==> flow/design.v <==
module duplicate_duth
#(
    parameter int DW    = 16,   
    parameter int DEPTH = 4     
)
(
    input  logic            clk,
    input  logic            rst,
    input  logic[DW-1:0]    write_data,  
    input  logic            push,        
    output logic            full,        
    output logic[DW-1:0]    read_data,   
    output logic            empty,       
    input  logic            pop          
);
    logic[DEPTH-1:0][DW-1:0]    mem;
    logic[DEPTH-1:0]            tail;
    logic[DEPTH-1:0]            head;
    logic[DEPTH:0]              status_cnt;
    logic counter_for_head;
    assign empty = status_cnt[0];        
    assign full  = status_cnt[DEPTH];    
    always_ff @ (posedge clk, posedge rst) begin: ff_tail
        if (rst) begin
            tail <= 0;
        end else begin
            if (push && (pop || !full)) begin
                tail <= tail + 1;
                if (tail == DEPTH-1)
                    tail <= 0;
            end
        end
    end
    always_ff @ (posedge clk, posedge rst) begin: ff_head
        if (rst) begin
            head <= 0;
            counter_for_head <= 0;
        end else begin
            if (pop && !empty) begin
                counter_for_head <= counter_for_head + 1;
                if (counter_for_head == 2) begin
                    counter_for_head <= 0;
                    head <= head + 1;
                    if (head == DEPTH-1)
                        head <= 0;
                end
            end
        end
    end
    always_ff @ (posedge clk, posedge rst) begin: ff_status_cnt
        if (rst) begin
            status_cnt <= 1;   
        end else begin
            if (push & ~pop & ~full) begin
                status_cnt <= { status_cnt[DEPTH-1:0], 1'b0 };
            end else if (~push & pop & ~empty) begin
                status_cnt <= { 1'b0, status_cnt[DEPTH:1] };
            end
        end
    end
    always_ff @ (posedge clk) begin: ff_reg_dec
        if (push && (pop || !full)) begin
            mem[tail] <= write_data;
        end
    end
    assign read_data = mem[head];  
endmodule
# == Tool chain data of duplicate_duth ==
# Tool output for the design above, in the order of the flow.
# Line numbers count from 1 in the design file above.
# Operators: Yosys type, input widths -> output width; for muxes data width and select width s.
# Cell names lack the library's common part.
# A cell with -- has no value.
# setup
design,duplicate_duth
clock,clk
cell_library,sky130hd
pvt_corner,tt_025C_1v80

# == Word level ==
# Yosys after proc, flatten, opt, wreduce and memory -nomap, before mapping. Memory bits, and registers merged into a memory's read port (data or address), are not among the register bits. Print and check cells are not counted. Equal cells are merged and count once.
# classes
n_logic,11
equal,1
mux,3
n_shift,2
n_reduce_logical,4
add_sub_neg,2
# op_table
op,n
$shift 16x33->64,1
$shift 16x33->64 const A,1
$and 64x64->64,1
$or 64x64->64,1
$not 64->64,1
$neg 8->33,1
$mux 5,2
$and 1x1->1,4
$not 1->1,4
$add 4x1->4 const B,1
$eq 4x2->1 const B,1
$mux 4,1
$reduce_bool 2->1,1
$logic_and 1x1->1,1
$logic_or 1x1->1,1
$logic_not 1->1,1
# bits
register_bits,73
word_cells,26
out_inout_bits,18
in_bits,20

# == Depth ==
# Depth = most cells in a row (Yosys ltp): at word level without a register or memory, in the mapped netlist without a sequential cell, where the memories' decode and read muxes count.
# logic_depth
word_depth,5
ABC_AREA,0
mapped_depth,7

# == Synthesis result ==
# Source: synth_stat.txt of the flow (Yosys; design flattened, memories mapped). It holds for the ABC_AREA given above (unset counts as 0); a run with the other value may have another netlist.
# The area totals of this step are shown rounded.
# mapped
ff_cells,25
sequential_area_um2,707
mapped_area_um2,1280
cell_count,90
# types
cell_type,n
edfxtp_1,16
dfrtp_1,8
mux2_4,10
mux2_2,8
mux2i_1,4
ha_1,3
dfstp_2,1
inv_1,7
nor3b_1,3
o211ai_1,3
buf_12,1
o21ai_0,4
a21oi_1,3
nand2b_1,2
buf_6,1
nor2_1,3
or3_4,1
or4_4,1
# Other cell types: 9; their cells: 11.

# == Worst setup path after synthesis ==
# OpenSTA on the mapped netlist: ideal clock, no wires. The path of least setup slack (recovery checks aside). Input and output delay are each 20% of the period. Register names are those of the netlist, which keeps one name where synthesis merged equal registers.
# synth_timing
path_type,reg-to-reg
startpoint,register tail[2]
endpoint,register mem
setup_slack_ns,0.707
path_delay_ns,2.702
t_first_pin_ns,0.000
setup_ns,0.260
driving_pins,8
arrival_time_ns,2.442
tclk_ns,3.41
period_less_setup_slack_ns,2.703
# "path_delay_ns" is the arrival time less input delay plus setup time.
# "driving_pins" counts driving pins, that of a launching flip-flop among them; a cell with two outputs on the path counts twice.
# "period_less_setup_slack_ns" is the clock period less the worst setup slack; recovery checks do not enter. This is arithmetic on one report: input and output delays are still those of the set period (20% each).
# An end named without its bit number is one bit of that signal or, where synthesis recoded a state register, one of its new flip-flops.
# The rows between start and end are the longest chain of elaborated cells between them; the timing report does not say that the signal goes this way. Where chains are equally long, one stands for them.
# Each line given opens the expression or statement behind the cell; cells for indexed reads and writes are added by Yosys, which also makes memories of some case tables.
# At most two assigning lines are given for a register; there are more.
# synth_between
cell_sequence,dfrtp_1 > or3_4 > ha_1 > or3b_2 > or4_4 > buf_6 > buf_12 > mux2_4
elab_chain_cells,5
cone_cells,6
cone_lines,1
classes_between,add/sub: 1; shift: 2; logic: 3
# synth_rtl
item,line,source
start: declaration,17,logic[DEPTH-1:0]            tail;
start: assignment,25,tail <= 0;
start: assignment,28,tail <= tail + 1;
$neg 8->33,63,mem[tail] <= write_data;
$shift 16x33->64,63,
$not 64->64,63,
$and 64x64->64,63,
$or 64x64->64,63,
end: assignment,63,
end: declaration,16,logic[DEPTH-1:0][DW-1:0]    mem;

# == Worst path after layout ==
# From the final timing report of entry A: the path of least setup slack in the routed layout; clock arrival at registers is part of the times.
# layout_timing
path_type,reg-to-reg
startpoint,register tail[2]
endpoint,register mem
tclk_ns,2.88
arrival_time_ns,2.73
driving_pins,6
setup_slack_ns,0.22
t_first_pin_ns,0.30
setup_ns,0.23
# An end named without its bit number is one bit of that signal or, where synthesis recoded a state register, one of its new flip-flops.
# The rows between start and end are the longest chain of elaborated cells between them; the timing report does not say that the signal goes this way. Where chains are equally long, one stands for them.
# At most two assigning lines are given for a register; there are more.
# layout_between
cell_sequence,dfrtp_1 > or3_4 > ha_4 > or3b_4 > or4_4 > mux2_4
elab_chain_cells,5
cone_cells,6
cone_lines,1
classes_between,add/sub: 1; shift: 2; logic: 3
# layout_rtl
item,line,source
start: declaration,17,logic[DEPTH-1:0]            tail;
start: assignment,25,tail <= 0;
start: assignment,28,tail <= tail + 1;
$neg 8->33,63,mem[tail] <= write_data;
$shift 16x33->64,63,
$not 64->64,63,
$and 64x64->64,63,
$or 64x64->64,63,
end: assignment,63,
end: declaration,16,logic[DEPTH-1:0][DW-1:0]    mem;

# Stored flow runs of duplicate_duth (2 of them; Yosys, OpenROAD, sky130hd). They differ in their settings and are not a sequence. Constraints: input delay and output delay 20% of the set period each, output load 0.01 pF.
# By "achieved_period_ns" is meant the clock period of the run minus its worst setup slack. This is arithmetic on one report: input and output delays are still those of the set period (20% each).
# By "worst_path_time_ns" is meant the share of the clock period that the worst setup path is allowed (20% is reserved at inputs, 20% at outputs), minus its slack. Clock arrival times at its registers enter into it.
# By "total_power_uw" is meant OpenSTA's value without simulated activity: inputs other than the clock are taken to toggle once in ten clock periods, and the tool carries that through the logic.
# Measured values are rounded.
# A setting shown as -- is not set for that run.
run,period_ns,CORE_UTILIZATION,SETUP_SLACK_MARGIN,PLACE_DENSITY_LB_ADDON,CELL_PAD_IN_SITES_GLOBAL_PLACEMENT,CELL_PAD_IN_SITES_DETAIL_PLACEMENT,MIN_ROUTING_LAYER,CAP_MARGIN,CORE_MARGIN,SLEW_MARGIN,CTS_CLUSTER_DIAMETER,MAX_ROUTING_LAYER,synthesis_area_um2,dieArea_um2,finish.stdcell_area_um2,final_setup_ws_ns,final_setup_tns_ns,total_power_uw,achieved_period_ns,worst_path_time_ns,critical_path_type
entry A,2.88,44,0.21,0.22,2,1,met1,20,2,20,--,--,1280,3350,1740,0.222,0.000,1230,2.659,2.66,reg-to-reg
entry B,2.92,16,0.11,--,--,--,--,20,2,5,31,met4,1280,8720,1800,0.217,0.000,1160,2.703,2.70,reg-to-reg
